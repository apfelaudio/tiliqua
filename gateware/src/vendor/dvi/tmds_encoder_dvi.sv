==> flow/design.v <==
`default_nettype none
`timescale 1ns / 1ps
module tmds_encoder_dvi (
    input   wire logic clk_pix,
    input   wire logic rst_pix,
    input   wire logic [7:0] data_in,   
    input   wire logic [1:0] ctrl_in,   
    input   wire logic de,              
    output       logic [9:0] tmds       
    );
    logic [3:0] data_1s;
    logic use_xnor;
    always_comb begin
        data_1s = data_in[0] + data_in[1] + data_in[2] + data_in[3] + 
                    data_in[4] + data_in[5] + data_in[6] + data_in[7];
        use_xnor = (data_1s > 4'd4) || ((data_1s == 4'd4) && (data_in[0] == 0));
    end
    integer i;
    logic [8:0] enc_qm;
    always_comb begin
        enc_qm[0] = data_in[0];
        for (i=0; i<7; i=i+1) begin
            enc_qm[i+1] = (use_xnor) ? (enc_qm[i] ~^ data_in[i+1]) : (enc_qm[i] ^ data_in[i+1]);
        end
        enc_qm[8] = (use_xnor) ? 0 : 1;
    end
    logic signed [4:0] ones, zeros, balance;
    always_comb begin
        ones = enc_qm[0] + enc_qm[1] + enc_qm[2] + enc_qm[3] + 
                    enc_qm[4] + enc_qm[5] + enc_qm[6] + enc_qm[7];
        zeros   = 5'd8 - ones;
        balance = ones - zeros;
    end
    logic signed [4:0] bias;
    always_ff @ (posedge clk_pix) begin
        if (de == 0) begin   
            case (ctrl_in)   
                2'b00:   tmds <= 10'b1101010100;
                2'b01:   tmds <= 10'b0010101011;
                2'b10:   tmds <= 10'b0101010100;
                default: tmds <= 10'b1010101011;
            endcase
            bias <= 5'sb00000;
        end else begin   
            if (bias == 0 || balance == 0) begin   
                if (enc_qm[8] == 0) begin
                    tmds[9:0] <= {2'b10, ~enc_qm[7:0]};
                    bias <= bias - balance;
                end else begin
                    tmds[9:0] <= {2'b01, enc_qm[7:0]};
                    bias <= bias + balance;
                end
            end
            else if ((bias > 0 && balance > 0) || (bias < 0 && balance < 0)) begin
                tmds[9:0] <= {1'b1, enc_qm[8], ~enc_qm[7:0]};
                bias <= bias + {3'b0, enc_qm[8], 1'b0} - balance;
            end else begin
                tmds[9:0] <= {1'b0, enc_qm[8], enc_qm[7:0]};
                bias <= bias - {3'b0, ~enc_qm[8], 1'b0} + balance;
            end
        end
        if (rst_pix) begin
            tmds <= 10'b1101010100;   
            bias <= 5'sb00000;
        end
    end
endmodule
# ---- Tool chain data of tmds_encoder_dvi
# What the tools print for tmds_encoder_dvi, step after step.
# Line numbers count from 1 in the design file above.
# Library cell names are shortened.
# Not given: --
dict set report setup {
  top_module {tmds_encoder_dvi}
  clock_port {clk_pix}
  cell_library {sky130hd}
  pvt_corner {tt_025C_1v80}
}

# ---- Elaborated design
# Counts by Yosys on the flattened word-level netlist (proc, flatten, opt, wreduce; memories kept). Register bits leave out memories and registers merged into their read ports (data or address); mux counts leave out enables and synchronous resets folded into registers. Print and check cells are left out. Cells with the same type and inputs are merged into one.
dict set report classes {
  n_mux 16
  n_div 0
  multipliers 0
  n_logic 18
  addsub 22
  n_shift 0
  reduce_logical 10
  n_cmp 5
  equal 3
}
# operator count
set op_table {}
lappend op_table {{two-way mux 10 bit} 4}
lappend op_table {{case mux 10 bit (select 3 bit)} 1}
lappend op_table {{adder 4 x 1 -> 4 bit} 4}
lappend op_table {{adder 5 x 1 -> 5 bit} 3}
lappend op_table {{subtractor 5 bit} 3}
lappend op_table {{two-way mux 5 bit} 3}
lappend op_table {{greater-than comparator 5 x 1 -> 1 bit (second input constant)} 2}
lappend op_table {{< comparator 5 x 1 -> 1 bit (second input constant)} 2}
lappend op_table {{adder 5 bit} 2}
lappend op_table {{zero test 5 bit} 2}
lappend op_table {{adder 3 x 1 -> 4 bit} 2}
lappend op_table {{NOT 8 bit} 1}
lappend op_table {{two-way mux 1 bit} 8}
lappend op_table {{XNOR 1 bit} 7}
lappend op_table {{bitwise XOR 1 bit} 7}
lappend op_table {{adder 2 x 1 -> 3 bit} 2}
lappend op_table {{adder 4 x 1 -> 5 bit} 1}
lappend op_table {{subtractor 4 x 5 -> 5 bit (first input constant)} 1}
lappend op_table {{adder 5 x 2 -> 5 bit} 1}
lappend op_table {{subtractor 5 x 2 -> 5 bit} 1}
lappend op_table {{adder 1 x 1 -> 2 bit} 2}
lappend op_table {{greater-than comparator 4 x 3 -> 1 bit (second input constant)} 1}
lappend op_table {{equality test 4 x 3 -> 1 bit (second input constant)} 1}
lappend op_table {{logical AND 1 bit} 3}
lappend op_table {{logical OR 1 bit} 3}
lappend op_table {{NOT 1 bit} 3}
lappend op_table {{equality test 2 x 1 -> 1 bit (second input constant)} 1}
lappend op_table {{equality test 2 bit (second input constant)} 1}
# Not listed: further kinds 2, cells in them 2.
dict set report bits {
  latch_bits 0
  romBits 0
  ram_bits 0
  n_memories 0
  wordCells 76
  in_bits 13
  clocked_rd_ports_x_width 0
  regBits 15
  out_inout_bits 10
}

# ---- Logic depth
# Depth = most cells in a row (Yosys ltp): at word level without a register or memory, in the mapped netlist without a sequential cell, where the memories' decode and read muxes count.
dict set report logic_depth {
  word_depth 32
  ABC_AREA 0
  depth_mapped 26
  mapped_depth_nobuf 25
}

# ---- Mapped cells and area
# Yosys stat after the flow's synthesis: flattened, memories mapped to cells. It holds for the ABC_AREA given above (unset counts as 0); a run with the other value may have another netlist.
# The area totals of this step are shown rounded.
dict set report mapped {
  seqArea_um2 280
  buf_cells 5
  ffs 14
  mapped_area_um2 1710
  cells 181
}
# type count area_total_um2
set types {}
lappend types {ha_1 25 312.8}
lappend types {dfxtp_1 14 280.269}
lappend types {fa_1 12 240.23}
lappend types {xnor2_1 18 157.651}
lappend types {inv_1 31 116.362}
lappend types {xor2_1 9 78.826}
lappend types {nor2_1 13 48.797}
lappend types {mux2i_1 4 40.038}
lappend types {o21ai_0 7 35.034}
lappend types {xnor2_2 2 32.531}
lappend types {xnor2_4 1 27.526}
lappend types {a21oi_1 5 25.024}
lappend types {nand2b_1 4 25.024}
lappend types {xnor3_2 1 23.773}
lappend types {a21o_1 3 22.522}
lappend types {o21bai_1 3 22.522}
lappend types {xnor3_1 1 22.522}
lappend types {a31oi_4 1 21.27}
# Not listed: further types 22, cells in them 27.

# ---- Worst setup path after synthesis
# Path of least setup slack by OpenSTA after synthesis, without wires, with an ideal clock, recovery checks aside; 20% of the period is set as input and as output delay. Where synthesis merged equal registers, the netlist keeps one of their names.
dict set report synth_timing {
  path_kind {input -> register}
  from {in data_in[0]}
  to {reg bias[4]}
  delay_ns 6.950
  arrival_time_ns 8.628
  required_ns 8.846
  setup_slack_ns 0.217
  setup_time_ns 0.114
  t_first_pin_ns 1.792
  in_delay_ns 1.792
  path_buffers 1
  stages 26
  clock_period_ns 8.96
  period_less_setup_slack_ns 8.743
}
# "delay_ns" is the arrival time less input delay plus setup time.
# "stages": output pins that drive a net of the path, with the launching flip-flop's if there is one; two outputs of one cell count as two.
# "period_less_setup_slack_ns" = period - worst setup slack (recovery checks aside). The figure is calculated, with input and output delays left at 20% of the set period.
# The rows between start and end are the longest chain of elaborated cells between them; the timing report does not say that the signal goes this way. Where chains are equally long, one stands for them.
# A line is the first line of the expression or statement that the cell stems from. Yosys adds cells for indexed reads and writes and turns some case tables into memories.
# A register here has more assigning lines than the two given.
dict set report synth_via {
  cell_sequence {inv_1 > fa_1 > fa_1 > fa_1 > inv_1 > ha_1 > fa_1 > nor3b_1 > o22ai_1 > buf_2 > xor2_1 > fa_1 > fa_1 > fa_1 > ha_1 > fa_1 > inv_1 > ha_1 > inv_1 > ha_1 > a21oi_1 > maj3_1 > xnor2_1 > mux2i_1 > nor2_1 > a2111oi_0}
  elab_chain_cells 31
  cells_between 60
  cone_classes {add/sub (22); compare (3); eq/ne (1); mux (11); logic (16); reduce/logical (7)}
}
# element line
set synth_rtl {}
lappend synth_rtl {{start: declaration} 6} ;# input   wire logic [7:0] data_in,
lappend synth_rtl {{adder 1 x 1 -> 2 bit} 14} ;# data_1s = data_in[0] + data_in[1] + data_in[2] + data_in[3] +
lappend synth_rtl {{adder 2 x 1 -> 3 bit} 14}
lappend synth_rtl {{adder 3 x 1 -> 4 bit} 14}
lappend synth_rtl {{adder 4 x 1 -> 4 bit (4 in a row)} 14}
lappend synth_rtl {{equality test 4 x 3 -> 1 bit} 16} ;# use_xnor = (data_1s > 4'd4) || ((data_1s == 4'd4) && (data_in[0] == 0));
lappend synth_rtl {{logical AND 1 bit} 16}
lappend synth_rtl {{logical OR 1 bit} 16}
lappend synth_rtl {{[... 14 more ...]} --}
lappend synth_rtl {{subtractor 4 x 5 -> 5 bit} 31} ;# zeros   = 5'd8 - ones;
lappend synth_rtl {{subtractor 5 bit} 32} ;# balance = ones - zeros;
lappend synth_rtl {{greater-than comparator 5 x 1 -> 1 bit} 54} ;# else if ((bias > 0 && balance > 0) || (bias < 0 && balance < 0)) begin
lappend synth_rtl {{logical AND 1 bit} 54}
lappend synth_rtl {{logical OR 1 bit} 54}
lappend synth_rtl {{two-way mux 5 bit} 54}
lappend synth_rtl {{two-way mux 5 bit} 45} ;# if (bias == 0 || balance == 0) begin
lappend synth_rtl {{end: assignment} 48} ;# bias <= bias - balance;
lappend synth_rtl {{end: assignment} 51} ;# bias <= bias + balance;
lappend synth_rtl {{end: declaration} 34} ;# logic signed [4:0] bias;

# ---- Timing after layout
# Path of least setup slack in the final report of run A (OpenROAD, finished layout, wires in). Where an end is a register, its clock arrival counts in the times.
dict set report layout_timing {
  path_kind {input -> register}
  from {in data_in[0]}
  to {reg bias[4]}
  setup_time_ns 0.13
  arrival_time_ns 10.92
  required_ns 13.71
  t_first_pin_ns 2.72
  clock_period_ns 13.6
  in_delay_ns 2.72
  setup_slack_ns 2.79
  path_buffers 1
  stages 26
}
# The rows between start and end are the longest chain of elaborated cells between them; the timing report does not say that the signal goes this way. Where chains are equally long, one stands for them.
# A register here has more assigning lines than the two given.
dict set report layout_via {
  cell_sequence {clkdlybuf4s50_1 > inv_1 > fa_1 > fa_1 > fa_1 > inv_1 > ha_1 > fa_1 > nor3b_1 > o22ai_1 > xor2_1 > fa_1 > fa_1 > fa_1 > ha_1 > fa_1 > inv_1 > ha_1 > inv_1 > ha_1 > a21oi_1 > maj3_1 > xnor2_1 > mux2i_1 > nor2_1 > a2111oi_0}
  elab_chain_cells 31
  cells_between 60
  cone_classes {add/sub (22); compare (3); eq/ne (1); mux (11); logic (16); reduce/logical (7)}
}
# element line
set layout_rtl {}
lappend layout_rtl {{start: declaration} 6} ;# input   wire logic [7:0] data_in,
lappend layout_rtl {{adder 1 x 1 -> 2 bit} 14} ;# data_1s = data_in[0] + data_in[1] + data_in[2] + data_in[3] +
lappend layout_rtl {{adder 2 x 1 -> 3 bit} 14}
lappend layout_rtl {{adder 3 x 1 -> 4 bit} 14}
lappend layout_rtl {{adder 4 x 1 -> 4 bit (4 in a row)} 14}
lappend layout_rtl {{equality test 4 x 3 -> 1 bit} 16} ;# use_xnor = (data_1s > 4'd4) || ((data_1s == 4'd4) && (data_in[0] == 0));
lappend layout_rtl {{logical AND 1 bit} 16}
lappend layout_rtl {{logical OR 1 bit} 16}
lappend layout_rtl {{[... 14 more ...]} --}
lappend layout_rtl {{subtractor 4 x 5 -> 5 bit} 31} ;# zeros   = 5'd8 - ones;
lappend layout_rtl {{subtractor 5 bit} 32} ;# balance = ones - zeros;
lappend layout_rtl {{greater-than comparator 5 x 1 -> 1 bit} 54} ;# else if ((bias > 0 && balance > 0) || (bias < 0 && balance < 0)) begin
lappend layout_rtl {{logical AND 1 bit} 54}
lappend layout_rtl {{logical OR 1 bit} 54}
lappend layout_rtl {{two-way mux 5 bit} 54}
lappend layout_rtl {{two-way mux 5 bit} 45} ;# if (bias == 0 || balance == 0) begin
lappend layout_rtl {{end: assignment} 48} ;# bias <= bias - balance;
lappend layout_rtl {{end: assignment} 51} ;# bias <= bias + balance;
lappend layout_rtl {{end: declaration} 34} ;# logic signed [4:0] bias;

; Design tmds_encoder_dvi on sky130hd. What follows are 2 stored runs of the flow, each under its own settings; their order means nothing. The constraints put input and output delay at 20% of the set period each and load the outputs with 0.01 pF.
; By "achieved_clock_period_ns" is meant the clock period of the run minus its worst setup slack. This is arithmetic on one report: input and output delays are still those of the set period (20% each).
; By "worst_path_ns" is meant the share of the clock period that the worst setup path is allowed (20% is reserved at inputs, 20% at outputs), minus its slack. Clock arrival times at its registers enter into it.
; The results are shown rounded.

[run A: settings]
period_ns = 13.6
CAP_MARGIN = 20
CORE_MARGIN = 2
CORE_UTILIZATION = 40
SLEW_MARGIN = 20
[run A: results]
tns_setup_ns = 0.000
ws_hold_ns = 0.760
achieved_clock_period_ns = 10.813
layout_stdcell_area_um2 = 2020
setup_ws_ns = 2.79
worst_path_ns = 8.09
critical_path_type = input -> register
post_synth_area_um2 = 1710
dieArea_um2 = 4810
util_frac = 0.499

[run B: settings]
period_ns = 11.1
CORE_UTILIZATION = 46
SETUP_SLACK_MARGIN = -0.54
PLACE_DENSITY_LB_ADDON = 0.05
CORE_ASPECT_RATIO = 0.51
CELL_PAD_IN_SITES_DETAIL_PLACEMENT = 0
TNS_END_PERCENT = 20
ABC_AREA = 1
GPL_ROUTABILITY_DRIVEN = 0
CTS_CLUSTER_DIAMETER = 45
CAP_MARGIN = 30
CORE_MARGIN = 2
SLEW_MARGIN = 20
[run B: results]
tns_setup_ns = 0.000
ws_hold_ns = 0.822
achieved_clock_period_ns = 9.972
layout_stdcell_area_um2 = 2270
setup_ws_ns = 1.13
worst_path_ns = 7.75
critical_path_type = input -> register
post_synth_area_um2 = 1920
dieArea_um2 = 4750
util_frac = 0.579
